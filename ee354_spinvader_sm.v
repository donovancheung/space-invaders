==> flow/design.v <==
`timescale 1ns / 1ps
module ee354_spinvaders_sm(Clk, reset, L, R, shoot, topY, midY, botY, position, projectileX, projectileY, returnX, returnY,
	alien1X, alien2X,alien3X,alien4X,alien5X,alien6X,alien7X,alien8X,alien9X,alien10X,alien11X,alien12X,alien13X,alien14X,alien15X, score  
		);
    input Clk, reset;
	 input L, R;
	 input shoot;
	 output[9:0] topY, midY, botY;
	 output[3:0] score;
	 output reg[9:0] position;
	 output reg[9:0] alien1X, alien2X,alien3X,alien4X,alien5X;
	 output reg[9:0] alien6X, alien7X,alien8X,alien9X,alien10X;
	 output reg[9:0] alien11X, alien12X,alien13X,alien14X,alien15X;
	 reg[9:0] topY, midY, botY, base;
	 reg[3:0] score;
	 reg[3:0] direction;
	 wire gameOver;
	 output reg[9:0] returnX, returnY;
	 reg[3:0] alienSel;
	 output reg[9:0] projectileX, projectileY;
    initial
	 begin
	end
	assign gameOver = (score == 15) || (botY > 410) || ( returnY > 415 && returnY < 435 && returnX > position-10 && returnX < position+10);
    always @(posedge Clk)  
		begin
			if(reset || gameOver)
			begin
				position <= 300;
			end
			else if(R && ~L)
				position <= position+5;
			else if(L && ~R)
				position <= position-5;
		end
	always @(posedge Clk)  
	begin
		if(reset)
		begin
			alienSel <= 1;
			returnX <= 0;
			returnY <= 0;
		end
		else if( returnY >= 480 )
		begin
			case(alienSel)
			4'd0: alienSel <= alienSel + 6;
			4'd1: 
			if(alien1X == 950) alienSel <=alienSel + 6;
			else
			begin
				returnX <= alien1X;
				returnY <= topY;
			end
			4'd2: 
			if(alien2X == 950)alienSel <= alienSel + 6;
			else
			begin
				returnX <= alien2X;
				returnY <= topY;
			end
			4'd3: 
			if(alien3X == 950)alienSel <= alienSel + 6;
			else
			begin
				returnX <= alien3X;
				returnY <= topY;
			end
			4'd4: 
			if(alien4X == 950)alienSel <= alienSel + 6;
			else
			begin
				returnX <= alien4X;
				returnY <= topY;
			end
			4'd5: 
			if(alien5X == 950)alienSel <= alienSel + 6;
			else
			begin
				returnX <= alien5X;
				returnY <= topY;
			end
			4'd6: 
			if(alien6X == 950)alienSel <= alienSel + 6;
			else
			begin
				returnX <= alien6X;
				returnY <= midY;
			end
			4'd7: 
			if(alien7X == 950)alienSel <= alienSel + 6;
			else
			begin
				returnX <= alien7X;
				returnY <= midY;
			end
			4'd8: 
			if(alien8X == 950)alienSel <= alienSel + 6;
			else
			begin
				returnX <= alien8X;
				returnY <= midY;
			end
			4'd9: 
			if(alien9X == 950)alienSel <= alienSel + 6;
			else
			begin
				returnX <= alien9X;
				returnY <= midY;
			end
			4'd10: 
			if(alien10X == 950)alienSel <= alienSel + 6;
			else
			begin
				returnX <= alien10X;
				returnY <= midY;
			end
			4'd11: 
			if(alien11X == 950)alienSel <= alienSel + 6;
			else
			begin
				returnX <= alien11X;
				returnY <= botY;
			end
			4'd12: 
			if(alien12X == 950)alienSel <= alienSel + 6;
			else
			begin
				returnX <= alien12X;
				returnY <= botY;
			end
			4'd13: 
			if(alien13X == 950)alienSel <= alienSel + 6;
			else
			begin
				returnX <= alien13X;
				returnY <= botY;
			end
			4'd14: 
			if(alien14X == 950)alienSel <= alienSel + 6;
			else
			begin
				returnX <= alien14X;
				returnY <= botY;
			end
			4'd15: 
			if(alien15X == 950)alienSel <= alienSel + 6;
			else
			begin
				returnX <= alien15X;
				returnY <= botY;
			end
			endcase
		end
		else
		begin
			returnY <= returnY + 10;
		end
	end
	 always @ (posedge Clk)  
	 begin
		if(direction)
		begin
			if(base > 25)
			begin
				direction <= 0;
				topY <= topY + 7;
				midY <= midY + 7;
				botY <= botY + 7;
			end
			else
			begin
				alien1X <= alien1X + 2; 		
				alien2X <= alien2X + 2;
				alien3X <= alien3X + 2;
				alien4X <= alien4X + 2;
				alien5X <= alien5X + 2;
				alien6X <= alien6X + 2;
				alien7X <= alien7X + 2;
				alien8X <= alien8X + 2;
				alien9X <= alien9X + 2;
				alien10X <= alien10X + 2;
				alien11X <= alien11X + 2;
				alien12X <= alien12X + 2;
				alien13X <= alien13X + 2;
				alien14X <= alien14X + 2;
				alien15X <= alien15X + 2;
				base <= base + 1;
			end
		end
		else
		begin
		if(base == 0)
		begin
				direction <=1;
				topY <= topY + 7;
				midY <= midY + 7;
				botY <= botY + 7;
		end
			else
			begin
				base <= base-1;
				alien1X <= alien1X - 2; 		
				alien2X <= alien2X - 2;
				alien3X <= alien3X - 2;
				alien4X <= alien4X - 2;
				alien5X <= alien5X - 2;
				alien6X <= alien6X - 2;
				alien7X <= alien7X - 2;
				alien8X <= alien8X - 2;
				alien9X <= alien9X - 2;
				alien10X <= alien10X - 2;
				alien11X <= alien11X - 2;
				alien12X <= alien12X - 2;
				alien13X <= alien13X - 2;
				alien14X <= alien14X - 2;
				alien15X <= alien15X - 2;
			end
		end
		if(reset || gameOver)
		begin
			direction <= 1;
			base <= 0;
			projectileX <= 10'd900;
			projectileY <= 0;
			alien1X <= 10'd75; 		
			alien2X <= 10'd175;
			alien3X <= 10'd275;
			alien4X <= 10'd375;
			alien5X <= 10'd475;
			alien6X <= 10'd150;
			alien7X <= 10'd250;
			alien8X <= 10'd350;
			alien9X <= 10'd450;
			alien10X <= 10'd550;
			alien11X <= 10'd75;
			alien12X <= 10'd175;
			alien13X <= 10'd275;
			alien14X <= 10'd375;
			alien15X <= 10'd475;
			topY <= 10'd50;
			midY <= 10'd100;
			botY <= 10'd150;
			score <= 0;
		end
		 else if(projectileX == 10'd900 )  
		 begin
			if(shoot)  
			begin
				projectileX <= position;
				projectileY <= 400;
			end
		 end
		 else if(projectileY == 0)  
		 begin
			projectileX <= 10'd900;  
			projectileY <= 10;
		 end
		 else if( projectileY <= topY +10 && projectileY >= topY-10)  
		 begin 
			if(projectileX <= alien1X+20 && projectileX >=alien1X-20)
			begin
				projectileX <= 10'd900;
				projectileY <=10;
				alien1X <= 10'd950;
				score <= score + 1;
			end
			else if(projectileX <= alien2X+20 && projectileX >=alien2X-20)
			begin
				projectileX <= 10'd900;
				projectileY <= 10;
				alien2X <= 10'd950;
				score <= score + 1;
			end
			else if(projectileX <= alien3X+20 && projectileX >=alien3X-20)
			begin
				projectileX <= 10'd900;
				projectileY <= 10;
				alien3X <= 10'd950;
				score <= score + 1;
			end
			else if(projectileX <= alien4X+20 && projectileX >=alien4X-20)
			begin
				projectileX <= 10'd900;
				projectileY <= 10;
				alien4X <= 10'd950;
				score <= score + 1;
			end
			else if(projectileX <= alien5X+20 && projectileX >=alien5X-20)
			begin
				projectileX <= 10'd900;
				projectileY <=0;
				alien5X <= 10'd950;
				score <= score + 1;
			end
			else
				projectileY <= projectileY - 10;
		 end
		 else if( projectileY <= midY +10 && projectileY >= midY-10)  
		 begin
			if(projectileX <= alien6X+20 && projectileX >=alien6X-20)
			begin
				projectileX <= 10'd900;
				projectileY <=0;
				alien6X <= 10'd950;
				score <= score + 1;
			end
			else if(projectileX <= alien7X+20 && projectileX >=alien7X-20) 
			begin
				projectileX <= 10'd900;
				projectileY <=0;
				alien7X <= 10'd950;
				score <= score + 1;
			end
			else if(projectileX <= alien8X+20 && projectileX >=alien8X-20)
			begin
				projectileX <= 10'd900;
				projectileY <=0;
				alien8X <= 10'd950;
				score <= score + 1;
			end
			else if(projectileX <= alien9X+20 && projectileX >=alien9X-20)
			begin
				projectileX <= 10'd900;
				projectileY <=0;
				alien9X <= 10'd950;
				score <= score + 1;
			end
			else if(projectileX <= alien10X+20 && projectileX >=alien10X-20)
			begin
				projectileX <= 10'd900;
				projectileY <=0;
				alien10X <= 10'd950;
				score <= score + 1;
			end
			else
				projectileY <= projectileY - 10;
		 end
		 else if( projectileY <= botY +10 && projectileY >= botY-10)  
		 begin
			if(projectileX <= alien11X+20 && projectileX >=alien11X-20)
			begin
				projectileX <= 10'd900;
				projectileY <=0;
				alien11X <= 10'd950;
				score <= score + 1;
			end
			else if(projectileX <= alien12X+20 && projectileX >=alien12X-20)
			begin
				projectileX <= 10'd900;
				projectileY <=0;
				alien12X <= 10'd950;
				score <= score + 1;
			end
			else if(projectileX <= alien13X+20 && projectileX >=alien13X-20)
			begin
				projectileX <= 10'd900;
				projectileY <=0;
				alien13X <= 10'd950;
				score <= score + 1;
			end
			else if(projectileX <= alien14X+20 && projectileX >=alien14X-20)
			begin
				projectileX <= 10'd900;
				projectileY <=0;
				alien14X <= 10'd950;
				score <= score + 1;
			end
			else if(projectileX <= alien15X+20 && projectileX >=alien15X-20)
			begin
				projectileX <= 10'd900;
				projectileY <=0;
				alien15X <= 10'd950;
				score <= score + 1;
			end
			else
				projectileY <= projectileY - 10;
		 end
		 else  
		 begin
			projectileY <= projectileY - 10; 
		 end
	 end
endmodule 
* Step by step through the tools: ee354_spinvaders_sm
What the tools print for ee354_spinvaders_sm, step after step.
Line numbers count from 1 in the design file above.
Operators: Yosys type, input widths -> output width; for muxes data width and select width s.
Not given: n/a
- Top module :: ee354_spinvaders_sm
- Clock port :: Clk
- Standard-cell library :: sky130hd
- Library corner :: tt_025C_1v80

* After elaboration
Counts by Yosys on the flattened word-level netlist (proc, flatten, opt, wreduce; memories kept). Register bits leave out memories and registers merged into their read ports (data or address). Print and check cells are left out. Cells with the same type and inputs are merged into one.
- Add/sub/neg operators :: 79
- Order comparisons :: 43
- Equal/unequal tests :: 86
- Muxes and demuxes :: 276
- Bitwise operators :: 4
- Reductions and logical operators :: 45
** Operator list (number)
- $mux 10 :: 237
- $ge 10x32->1 :: 18
- $pmux 10 s15 :: 2
- $le 10x11->1 :: 18
- $add 10x5->11 const B :: 15
- $sub 10x5->11 const B :: 15
- $eq 10x10->1 const B :: 16
- $add 10x2->10 const B :: 15
- $sub 10x2->10 const B :: 15
- $mux 4 :: 36
- $ne 2x2->1 const B :: 33
- $pmux 4 s16 :: 1
- $ne 3x3->1 const B :: 15
- $add 10x4->11 const B :: 4
- $sub 10x4->11 const B :: 4
- $add 10x3->10 const B :: 4
- $eq 4x4->1 const B :: 9
- $reduce_and 17->1 :: 2
- $gt 10x32->1 :: 1
- $logic_and 1x1->1 :: 23
- $gt 10x9->1 const B :: 2
- $logic_not 10->1 :: 2
- $ne 16x1->1 const B :: 1
- $reduce_and 16->1 :: 1
- $reduce_bool 16->1 :: 1
- $eq 4x3->1 const B :: 4
- $reduce_bool 15->1 :: 1
- $lt 10x11->1 :: 1
Other operator kinds: 29; their cells: 37.
- Flip-flop bits (word level) :: 252
- Input port bits :: 5
- Output and inout port bits :: 234
- Word-level cells :: 560

* Longest topological paths
Depth = most cells in a row (Yosys ltp): at word level without a register or memory, in the mapped netlist without a sequential cell, where the memories' decode and read muxes count.
- Word-level depth :: 13
- ABC_AREA :: 0
- Mapped depth :: 17
- Gate-level depth less buffers :: 16

* Synthesis result
Yosys stat after the flow's synthesis: flattened, memories mapped to cells. It holds for the ABC_AREA given above (unset counts as 0); a run with the other value may have another netlist.
- Cells in the netlist :: 3309
- Chip area (Yosys) :: 0.0258898 sq mm
- Area of sequential cells :: 0.0048446 sq mm
- Flip-flops :: 242
- Buffers :: 191
** Cells by type (number)
- sky130_fd_sc_hd__ha_1 :: 439
- sky130_fd_sc_hd__dfxtp_1 :: 242
- sky130_fd_sc_hd__xnor2_1 :: 212
- sky130_fd_sc_hd__xor2_1 :: 183
- sky130_fd_sc_hd__nand2_1 :: 302
- sky130_fd_sc_hd__a21oi_1 :: 221
- sky130_fd_sc_hd__nor2_1 :: 271
- sky130_fd_sc_hd__o21ai_0 :: 163
- sky130_fd_sc_hd__nand3_1 :: 112
- sky130_fd_sc_hd__inv_1 :: 121
- sky130_fd_sc_hd__clkbuf_1 :: 118
- sky130_fd_sc_hd__nand4_1 :: 67
- sky130_fd_sc_hd__nor3_1 :: 83
- sky130_fd_sc_hd__o211ai_1 :: 45
- sky130_fd_sc_hd__a211oi_1 :: 44
- sky130_fd_sc_hd__a21o_1 :: 41
- sky130_fd_sc_hd__nor2b_1 :: 48
- sky130_fd_sc_hd__o21a_1 :: 35
Not listed: further types 72, cells in them 562.

* Timing after synthesis
Source: OpenSTA report_checks on the synthesized netlist (no wires, ideal clock, input and output delay 20% of the period each), path of least setup slack; recovery checks are left aside. Register names are those of the netlist, which keeps one name where synthesis merged equal registers.
- Kind :: reg2reg
- From :: register position[5]
- To :: register alien6X[5]
- Clock period :: 3.96 ns
- Setup time :: 0.128 ns
- Time at the first pin :: 0.000 ns
- Arrival :: 3.568 ns
- Required time :: 3.832 ns
- Slack :: 0.264 ns
- Path delay :: 3.696 ns
- Driving pins on the path :: 15
- Buffers on the path :: 3
- Synthesis period reached :: 3.696 ns
"path delay" = arrival - input delay + setup time.
"driving pins on the path": output pins that drive a net of the path, with the launching flip-flop's if there is one; two outputs of one cell count as two.
"synthesis period reached" is the clock period less the worst setup slack; recovery checks do not enter. This is arithmetic on one report: input and output delays are still those of the set period (20% each).
Between the ends stands the longest chain of elaborated cells between them, by number of cells; it is not shown to be the way that was timed. Of several equally long chains one is given.
A line is the first line of the expression or statement that the cell stems from. Yosys adds cells for indexed reads and writes and turns some case tables into memories.
At most two assigning lines are given for a register; there are more.
- Cells stage by stage :: sky130_fd_sc_hd__dfxtp_1 sky130_fd_sc_hd__clkbuf_1 sky130_fd_sc_hd__or4_1 sky130_fd_sc_hd__nor3_1 sky130_fd_sc_hd__xnor2_1 sky130_fd_sc_hd__ha_1 sky130_fd_sc_hd__nand3_1 sky130_fd_sc_hd__nor4_1 sky130_fd_sc_hd__or4_1 sky130_fd_sc_hd__a21oi_1 sky130_fd_sc_hd__a21boi_1 sky130_fd_sc_hd__a41oi_1 sky130_fd_sc_hd__clkbuf_1 sky130_fd_sc_hd__clkbuf_1 sky130_fd_sc_hd__nor2_1
- Length of the longest elaborated chain :: 6
- Elaborated cells on any way between the ends :: 8
- Those cells by class :: 2 x add/sub; 2 x compare; 4 x reduce/logical
** Ends and longest elaborated chain, post-synthesis
- start, declared :: line 10 : output reg[9:0] position;
- start, assigned :: line 32 : position <= position+5;
- start, assigned :: line 34 : position <= position-5;
- $sub 10x4->11 :: line 24
- $gt 10x32->1 :: line 24
- $logic_and 1x1->1 (2 in a row) :: line 24
- $logic_or 1x1->1 :: line 24
- $logic_or 1x1->1 :: line 220 : if(reset || gameOver)
- end, assigned :: line 178 : alien6X <= alien6X + 2;
- end, assigned :: line 208 : alien6X <= alien6X - 2;
- end, declared :: line 12 : output reg[9:0] alien6X, alien7X,alien8X,alien9X,alien10X;

* Worst path after layout
From the final timing report of entry A: the path of least setup slack in the routed layout; clock arrival at registers is part of the times.
- Kind :: reg2reg
- From :: register alien10X[3]
- To :: register projectileY[3]
- Clock period :: 4.32 ns
- Setup time :: 0.14 ns
- Time at the first pin :: 0.61 ns
- Arrival :: 4.42 ns
- Required time :: 4.79 ns
- Slack :: 0.37 ns
- Driving pins on the path :: 15
- Buffers on the path :: 2
Between the ends stands the longest chain of elaborated cells between them, by number of cells; it is not shown to be the way that was timed. Of several equally long chains one is given.
At most two assigning lines are given for a register; there are more.
- Cells stage by stage :: sky130_fd_sc_hd__dfxtp_1 sky130_fd_sc_hd__ha_2 sky130_fd_sc_hd__o21ai_0 sky130_fd_sc_hd__xor2_1 sky130_fd_sc_hd__ha_1 sky130_fd_sc_hd__a2111oi_1 sky130_fd_sc_hd__a21oi_1 sky130_fd_sc_hd__a2111o_1 sky130_fd_sc_hd__a221oi_4 sky130_fd_sc_hd__buf_4 sky130_fd_sc_hd__nor4_2 sky130_fd_sc_hd__o31a_1 sky130_fd_sc_hd__buf_4 sky130_fd_sc_hd__o311ai_1 sky130_fd_sc_hd__o311ai_1
- Length of the longest elaborated chain :: 12
- Elaborated cells on any way between the ends :: 14
- Source lines of those cells :: 9
- Those cells by class :: 2 x add/sub; 2 x compare; 9 x mux; 1 x reduce/logical
** Ends and longest elaborated chain, after layout
- start, declared :: line 12 : output reg[9:0] alien6X, alien7X,alien8X,alien9X,alien10X;
- start, assigned :: line 182 : alien10X <= alien10X + 2;
- start, assigned :: line 212 : alien10X <= alien10X - 2;
- $add 10x5->11 :: line 329 : else if(projectileX <= alien10X+20 && projectileX >=alien10X-20)
- $le 10x11->1 :: line 329
- $logic_and 1x1->1 :: line 329
- $mux 10 :: line 329
- $mux 10 :: line 322 : else if(projectileX <= alien9X+20 && projectileX >=alien9X-20)
- $mux 10 :: line 315 : else if(projectileX <= alien8X+20 && projectileX >=alien8X-20)
- $mux 10 :: line 308 : else if(projectileX <= alien7X+20 && projectileX >=alien7X-20)
- $mux 10 :: line 301 : if(projectileX <= alien6X+20 && projectileX >=alien6X-20)
- $mux 10 :: line 299 : else if( projectileY <= midY +10 && projectileY >= midY-10)
- $mux 10 :: line 259 : else if( projectileY <= topY +10 && projectileY >= topY-10)
- $mux 10 :: line 254 : else if(projectileY == 0)
- $mux 10 :: line 246 : else if(projectileX == 10'd900 )
- end, assigned :: line 297 : projectileY <= projectileY - 10;
- end, assigned :: line 337 : projectileY <= projectileY - 10;
- end, declared :: line 20 : output reg[9:0] projectileX, projectileY;

Appendix: measured runs

Measured data: module ee354_spinvaders_sm, platform sky130hd, 2 stored runs of the flow under differing settings, order arbitrary. Input and output delays are each 20% of the period that was set; the output load is 0.01 pF.
"period reached" means the clock period less the worst setup slack. The figure is calculated, with input and output delays left at 20% of the set period.
By "time on the worst setup path" is meant the share of the clock period that the worst setup path is allowed (20% is reserved at inputs, 20% at outputs), minus its slack. Clock arrival times at its registers enter into it.

* Entry A
** Files
==> flow/run.sh <==
#!/bin/bash
# the make line also repeats the synthesis and layout settings of config.mk as NAME=value (left out here)
make -C /OpenROAD-flow-scripts/flow DESIGN_CONFIG=/design/flow/config.mk WORK_HOME=/design/flow/orfs CLKGATE_MAP_FILE= finish
==> flow/config.mk <==
export PLATFORM = sky130hd
export DESIGN_NAME = ee354_spinvaders_sm
export DESIGN_NICKNAME = ee354_spinvaders_sm
export VERILOG_FILES = /design/flow/design.v
export SDC_FILE = /design/flow/constraint.sdc
export NUM_CORES = 4
export LEC_CHECK = 0
export CAP_MARGIN = 20
export CELL_PAD_IN_SITES_DETAIL_PLACEMENT = 0
export CORE_MARGIN = 2
export CORE_UTILIZATION = 71
export HOLD_SLACK_MARGIN = 0.1
export PLACE_DENSITY = 0.79
export SETUP_SLACK_MARGIN = 0.26
export SLEW_MARGIN = 20
==> flow/constraint.sdc <==
create_clock -name core_clock -period 4.32 [get_ports {Clk}]
set_input_delay 0.8640 -clock core_clock [delete_from_list [all_inputs] [get_ports {Clk}]]
set_output_delay 0.8640 -clock core_clock [all_outputs]
set_load 0.01 [all_outputs]
** Results
- Time on the worst setup path :: 3.95 ns
- Class of the worst setup path :: reg2reg
- Period reached :: 3.946 ns
- Standard-cell area after routing :: 0.0304867 sq mm
- Die area :: 0.0380075 sq mm
- Synthesis area :: 0.0258898 sq mm
- Setup slack of the worst path :: 0.374 ns

* Entry B
** Files
==> flow/run.sh <==
#!/bin/bash
# the make line also repeats the synthesis and layout settings of config.mk as NAME=value (left out here)
make -C /OpenROAD-flow-scripts/flow DESIGN_CONFIG=/design/flow/config.mk WORK_HOME=/design/flow/orfs CLKGATE_MAP_FILE= finish
==> flow/config.mk <==
export PLATFORM = sky130hd
export DESIGN_NAME = ee354_spinvaders_sm
export DESIGN_NICKNAME = ee354_spinvaders_sm
export VERILOG_FILES = /design/flow/design.v
export SDC_FILE = /design/flow/constraint.sdc
export NUM_CORES = 4
export LEC_CHECK = 0
export CAP_MARGIN = 20
export CORE_MARGIN = 2
export CORE_UTILIZATION = 59
export CTS_CLUSTER_DIAMETER = 359
export GPL_TIMING_DRIVEN = 0
export SLEW_MARGIN = 20
==> flow/constraint.sdc <==
create_clock -name core_clock -period 7.35 [get_ports {Clk}]
set_input_delay 1.4700 -clock core_clock [delete_from_list [all_inputs] [get_ports {Clk}]]
set_output_delay 1.4700 -clock core_clock [all_outputs]
set_load 0.01 [all_outputs]
** Results
- Time on the worst setup path :: 5.31 ns
- Class of the worst setup path :: reg2reg
- Setup slack of the worst path :: 2.041 ns
- Synthesis area :: 0.0258898 sq mm
- Die area :: 0.0455737 sq mm
- Period reached :: 5.309 ns
- Standard-cell area after routing :: 0.0303166 sq mm
